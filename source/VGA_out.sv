==> flow/design.v <==
module VGA_out(
    input logic [31:0] SRAM_data_in,
    input logic SRAM_busy,
    input logic clk, nrst,
    output logic data_en,  
    output logic h_out, v_out, pixel_data,
    output logic [31:0] word_address_dest,  
    output logic [3:0] byte_select,  
    output logic [1:0] VGA_state,  
    output logic [9:0] h_count,
    output logic [8:0] v_count,
    output logic [1:0] h_state,  
    output logic [1:0] v_state  
);
    logic [31:0] word_address_base;  
    logic [8:0] word_address_offset;  
    logic change_state_h, change_state_v, v_count_toggle; 
    logic [9:0] h_next_count;  
    logic [8:0] v_next_count;  
    logic [8:0] h_offset;  
    logic [8:0] v_offset;  
    logic [4:0] x_coord;  
    logic [31:0] current_word, next_word;  
    assign word_address_base = 32'h0;  
    typedef enum logic [1:0] {
            h_sync = 2'b00,
            h_backporch =  2'b01,
            h_active = 2'b10,
            h_frontporch = 2'b11
    } h_mode; 
    typedef enum logic [1:0] {
            v_sync = 2'b00,
            v_backporch =  2'b01,
            v_active = 2'b10,
            v_frontporch = 2'b11
    } v_mode; 
    h_mode h_current_state, h_next_state;
    always_ff @(posedge clk, negedge nrst) begin
        if (~nrst) begin
            h_current_state <= h_sync;
            h_count <= 0;
        end else begin
            h_current_state <= h_next_state;
            h_count <= h_next_count;
        end
    end
        v_mode v_current_state, v_next_state;
    always_ff @(posedge clk, negedge nrst) begin
        if (~nrst) begin
            v_current_state <= v_sync;
            v_count <= 0;
        end else begin
            v_current_state <= v_next_state;
            v_count <= v_next_count;
        end
    end
    always_comb begin
        if ((v_current_state == v_active) & (v_count < 384)) begin
            VGA_state = 2'b10;
        end else if ((v_current_state == v_backporch) & (v_count == 9'd32)) begin
            VGA_state = 2'b01;
        end else begin
            VGA_state = 2'b00;
        end
    end
    always_comb begin
        h_next_count = h_count;
        case (h_current_state) 
            h_sync: begin
                h_state = 2'b00;  
                v_count_toggle = 0;
                if (h_count < 37) begin  
                    h_next_count = h_next_count + 1'b1;
                    h_out = 0;
                    h_next_state = h_sync;
                end else begin
                    h_next_count = 0;
                    h_out = 1;
                    h_next_state = h_backporch;
                end
            end
            h_backporch: begin
                h_state = 2'b01;  
                h_out = 1;
                v_count_toggle = 0;
                if (h_count < 18) begin  
                    h_next_count = h_next_count + 1'b1;
                    h_next_state = h_backporch;
                end else begin
                    h_next_count = 0;
                    h_next_state = h_active;
                end
            end
            h_active: begin
                h_state = 2'b10;  
                h_out = 1;
                v_count_toggle = 0;
                if (h_count < 253) begin  
                    h_next_count = h_next_count + 1'b1;
                    h_next_state = h_active;
                end else begin
                    h_next_count = 0;
                    h_next_state = h_frontporch;
                end
            end
            h_frontporch: begin
                h_state = 2'b11;  
                h_out = 1;
                if (h_count < 5) begin  
                    h_next_count = h_next_count + 1'b1;
                    h_next_state = h_frontporch;
                    v_count_toggle = 0;
                end else begin
                    h_next_count = 0;
                    h_next_state = h_sync;
                    v_count_toggle = 1;
                end
            end
        endcase
    end
    always_comb begin
        v_next_count = v_count;
        if (v_count_toggle) begin
            v_next_count = v_next_count + 1'b1;
        end
        case (v_current_state) 
            v_sync: begin
                v_state = 2'b00;  
                if (v_count < 2) begin
                    v_out = 0;
                    v_next_state = v_sync;
                end else begin
                    v_next_count = 0;
                    v_out = 1;
                    v_next_state = v_backporch;
                end
            end
            v_backporch: begin
                v_state = 2'b01;  
                v_out = 1;
                if (v_count < 33) begin
                    v_next_state = v_backporch;
                end else begin
                    v_next_count = 0;
                    v_next_state = v_active;
                end
            end
            v_active: begin
                v_state = 2'b10; 
                v_out = 1;
                if (v_count < 480) begin
                    v_next_state = v_active;
                end else begin
                    v_next_count = 0;
                    v_next_state = v_frontporch;
                end
            end
            v_frontporch: begin
                v_state = 2'b11; 
                v_out = 1;
                if (v_count < 10) begin
                    v_next_state = v_frontporch;
                end else begin
                    v_next_count = 0;
                    v_next_state = v_sync;
                end
            end
        endcase
    end
    always_comb begin
        if (~SRAM_busy & data_en) begin
            pixel_data = SRAM_data_in[x_coord];
        end else begin
            pixel_data = 0;
        end
    end
    always_comb begin                                                        
        if ((h_current_state == h_active) & (v_current_state == v_active) & (h_count < 256) & (v_count < 384)) begin
            data_en = 1;
        end else begin
            data_en = 0;
        end 
    end
    assign byte_select = {data_en, data_en, data_en, data_en};
    always_comb begin
        h_offset = {7'b0, h_count[6:5]};   
        v_offset = 7'd4 * v_count[8:2];             
        word_address_offset = h_offset + v_offset;  
    end
    assign word_address_dest = word_address_base + {23'b0, word_address_offset}; 
    assign x_coord = 5'b11111 - h_count[5:1];  
endmodule
Step by step through the tools: VGA_out:

What the tools print for VGA_out, step after step.
Line numbers count from 1 in the design file above.
Operators carry their Yosys type and port widths (W data, S select, Z words).
Cell names lack the library's common part.
Not given: n/a

* top: VGA_out
* clock input: clk
* cell library: sky130hd
* corner: tt_025C_1v80

Word-level counts:

Yosys after proc, flatten, opt, wreduce and memory -nomap, before mapping. Enables and synchronous resets that opt folds into registers are not counted as muxes. Memory bits, and registers merged into a memory's read port (data or address), are not among the register bits. Print and check cells are not counted.

* $add $sub $neg: 4
* order comparisons: 10
* equal/unequal tests: 7
* shift operators: 1
* mux-type cells: 33
* bitwise gates (word level): 7
* reduce/logical cells: 5

Operators by type and width (number)
* $mux W9: 5
* $pmux W10 S4: 1
* $mux W10: 4
* $pmux W9 S4: 1
* $shiftx A32 B5 Y1: 1
* $pmux W2 S4: 4
* $lt A9 B9 Y1 const B: 2
* $add A10 B1 Y10 const B: 1
* $lt A10 B3 Y1 const B: 1
* $lt A10 B5 Y1 const B: 1
* $lt A10 B6 Y1 const B: 1
* $lt A10 B8 Y1 const B: 1
* $lt A10 B9 Y1 const B: 1
* $mux W1: 10
* $mux W2: 5
* $add A2 B9 Y9: 1
* $reduce_or A3 Y1: 3
* $add A9 B1 Y9 const B: 1
* $lt A9 B2 Y1 const B: 1
* $lt A9 B4 Y1 const B: 1
* $lt A9 B6 Y1 const B: 1
* $eq A9 B6 Y1 const B: 1
* $eq A2 B2 Y1 const B: 4
* $and A1 B1 Y1: 6
* $pmux W1 S2: 3
* $sub A5 B5 Y5 const A: 1
* $eq A2 B1 Y1 const B: 2
* $logic_not A2 Y1: 2
* $not A1 Y1: 1

* flip-flop bits (word level): 23
* input bits: 35
* output and inout bits: 65
* cells after elaboration: 71

Logic depth:

Longest topological path by Yosys (ltp), each cell counted once; first at word level (registers and memories cut), then after technology mapping (sequential cells cut; the memories' decode and read muxes count).

* word-level depth: 7
* ABC_AREA: 0
* gate-level depth with buffers: 10

Netlist:

The flow's flattened synthesis, as Yosys stat reports it; memories are mapped. The netlist is that of the ABC_AREA named above (0 if unset); the other value can give another one.

Cell types (number)
* dfrtp_1: 25
* buf_4: 36
* mux2i_1: 16
* xor2_1: 12
* nor2_1: 25
* nand4_1: 9
* o22ai_1: 9
* dfstp_2: 2
* nand2_1: 14
* ha_1: 4
* inv_1: 11
* nand3_1: 7
* o21ai_0: 7
* nor2b_1: 5
* or2_2: 5
* a21oi_1: 4
* clkbuf_1: 5
* and4_1: 2

Other cell types: 27; their cells: 34.

* standard cells after synthesis: 232
* mapped area: 2009.4 um2
* sequential area: 678.2 um2
* mapped flip-flops: 27
* buffers: 45

Worst setup path after synthesis:

Path of least setup slack by OpenSTA after synthesis, without wires, with an ideal clock, recovery checks aside; 20% of the period is set as input and as output delay. Where synthesis merged equal registers, the netlist keeps one of their names.

* kind: reg2reg
* from: register h_count[1]
* to: register h_count[2]
* period: 2.73 ns
* launch time at the first pin: 0.000 ns
* arrival time: 2.293 ns
* data required time: 2.589 ns
* setup slack: 0.296 ns
* path delay: 2.434 ns
* stages: 10
* buffers on the path: 2
* synthesis period reached: 2.434 ns

"path delay" = arrival - input delay + setup time.
"stages" counts driving pins, that of a launching flip-flop among them; a cell with two outputs on the path counts twice.
"synthesis period reached" is the clock period less the worst setup slack; recovery checks do not enter. This is arithmetic on one report: input and output delays are still those of the set period (20% each).
Between the ends stands the longest chain of elaborated cells between them, by number of cells; it is not shown to be the way that was timed. Of several equally long chains one is given.
A line is the first line of the expression or statement that the cell stems from. Yosys adds cells for indexed reads and writes and turns some case tables into memories.

* cell sequence: dfrtp_1 > clkbuf_1 > buf_1 > inv_1 > ha_1 > nor2b_1 > nor2_1 > a32o_1 > a221oi_2 > nor2_1
* cells in the longest elaborated chain: 3
* elaborated cells between the ends (all ways): 10

Ends and longest elaborated chain, after synthesis
* start: declaration: RTL line 10 `output logic [9:0] h_count,`
* start: assignment: RTL line 41 `h_count <= 0;`
* start: assignment: RTL line 44 `h_count <= h_next_count;`
* $add A10 B1 Y10: RTL line 110 `h_next_count = h_next_count + 1'b1;`
* $mux W10: RTL line 109 `if (h_count < 5) begin`
* $pmux W10 S4: RTL line 68 `case (h_current_state)`
* end: assignment: RTL line 41
* end: assignment: RTL line 44
* end: declaration: RTL line 10

Path in the finished layout:

Path of least setup slack in the final report of run 1 (OpenROAD, finished layout, wires in). Where an end is a register, its clock arrival counts in the times.

* kind: reg2out
* from: register h_count[2]
* to: output port pixel_data
* period: 1.94 ns
* external output delay: 0.39 ns
* launch time at the first pin: 0.27 ns
* arrival time: 1.87 ns
* data required time: 1.55 ns
* setup slack: -0.31 ns
* stages: 8
* buffers on the path: 2

Between the ends stands the longest chain of elaborated cells between them, by number of cells; it is not shown to be the way that was timed. Of several equally long chains one is given.

* cell sequence: dfrtp_1 > buf_6 > mux2i_1 > o22ai_2 > o211ai_1 > nand4_1 > and3b_1 > buf_2
* cells in the longest elaborated chain: 6
* elaborated cells between the ends (all ways): 8
* RTL lines with such cells: 4

Ends and longest elaborated chain, post-layout
* start: declaration: RTL line 10 `output logic [9:0] h_count,`
* start: assignment: RTL line 41 `h_count <= 0;`
* start: assignment: RTL line 44 `h_count <= h_next_count;`
* $lt A10 B9 Y1: RTL line 178 `if ((h_current_state == h_active) & (v_current_state == v_active) & (h_count < 256) & (v_count < 384)) begin`
* $and A1 B1 Y1 (2 in a row): RTL line 178
* $mux W1: RTL line 178
* $and A1 B1 Y1: RTL line 171 `if (~SRAM_busy & data_en) begin`
* $mux W1: RTL line 171
* end: declaration: RTL line 6 `output logic h_out, v_out, pixel_data,`

Subject: VGA_out on sky130hd, stored results

Hello all,

Below are 2 stored runs of the flow (Yosys, OpenROAD; platform sky130hd) on VGA_out, each with its settings and what was measured, unordered. Constraints: input delay and output delay 20% of the set period each, output load 0.01 pF.
"achieved period" = clock period - worst setup slack. The figure is calculated, with input and output delays left at 20% of the set period.
"allowed time less slack (worst setup path)" means the part of the period allowed to the worst setup path (the constraints hold back 20% at inputs and 20% at outputs) less its slack; where the path has registers, the arrival times of their clocks count too.
"total power of the final layout" rests on the timing tool's default activity at the inputs, not on a simulated workload.

### Run 1

==> flow/run.sh <==
#!/bin/bash
# the make line also repeats the synthesis and layout settings of config.mk as NAME=value (left out here)
make -C /OpenROAD-flow-scripts/flow DESIGN_CONFIG=/design/flow/config.mk WORK_HOME=/design/flow/orfs CLKGATE_MAP_FILE= finish
==> flow/config.mk <==
export PLATFORM = sky130hd
export DESIGN_NAME = VGA_out
export DESIGN_NICKNAME = VGA_out
export VERILOG_FILES = /design/flow/design.v
export SDC_FILE = /design/flow/constraint.sdc
export NUM_CORES = 4
export LEC_CHECK = 0
export CAP_MARGIN = 10
export CELL_PAD_IN_SITES_DETAIL_PLACEMENT = 0
export CELL_PAD_IN_SITES_GLOBAL_PLACEMENT = 1
export CORE_MARGIN = 2
export CORE_UTILIZATION = 39
export CTS_CLUSTER_SIZE = 16
export GPL_TIMING_DRIVEN = 1
export PLACE_DENSITY_LB_ADDON = 0.24
export SETUP_SLACK_MARGIN = 0.05
export SLEW_MARGIN = 20
==> flow/constraint.sdc <==
create_clock -name core_clock -period 1.94 [get_ports {clk}]
set_input_delay 0.3880 -clock core_clock [delete_from_list [all_inputs] [get_ports {clk}]]
set_output_delay 0.3880 -clock core_clock [all_outputs]
set_load 0.01 [all_outputs]

Results of run 1:
- Total power of the final layout: 0.00118 W
- Utilization after layout: 0.651
- Standard-cell area after layout: 3,284.4 um2
- Worst slack on setup checks: -0.314 ns
- Achieved period: 2.254 ns
- Total negative setup slack: -0.579 ns
- Allowed time less slack (worst setup path): 1.87 ns
- Kind of the worst setup path: reg2out
- Yosys chip area after synthesis: 2,009.4 um2
- Area of the die: 5,742.6 um2

### Run 2

==> flow/run.sh <==
#!/bin/bash
# the make line also repeats the synthesis and layout settings of config.mk as NAME=value (left out here)
make -C /OpenROAD-flow-scripts/flow DESIGN_CONFIG=/design/flow/config.mk WORK_HOME=/design/flow/orfs CLKGATE_MAP_FILE= finish
==> flow/config.mk <==
export PLATFORM = sky130hd
export DESIGN_NAME = VGA_out
export DESIGN_NICKNAME = VGA_out
export VERILOG_FILES = /design/flow/design.v
export SDC_FILE = /design/flow/constraint.sdc
export NUM_CORES = 4
export LEC_CHECK = 0
export ABC_AREA = 1
export CAP_MARGIN = 20
export CELL_PAD_IN_SITES_GLOBAL_PLACEMENT = 0
export CORE_MARGIN = 10
export CORE_UTILIZATION = 32
export PLACE_DENSITY = 0.56
export SLEW_MARGIN = 20
==> flow/constraint.sdc <==
create_clock -name core_clock -period 4.4 [get_ports {clk}]
set_input_delay 0.8800 -clock core_clock [delete_from_list [all_inputs] [get_ports {clk}]]
set_output_delay 0.8800 -clock core_clock [all_outputs]
set_load 0.01 [all_outputs]

Results of run 2:
- Worst slack on setup checks: 0.707 ns
- Yosys chip area after synthesis: 2,308.5 um2
- Allowed time less slack (worst setup path): 2.81 ns
- Kind of the worst setup path: reg2out
- Achieved period: 3.693 ns
- Total negative setup slack: 0.000 ns
- Area of the die: 11,011.4 um2
- Utilization after layout: 0.438
- Standard-cell area after layout: 3,024.2 um2
- Total power of the final layout: 0.0005247 W

Thanks
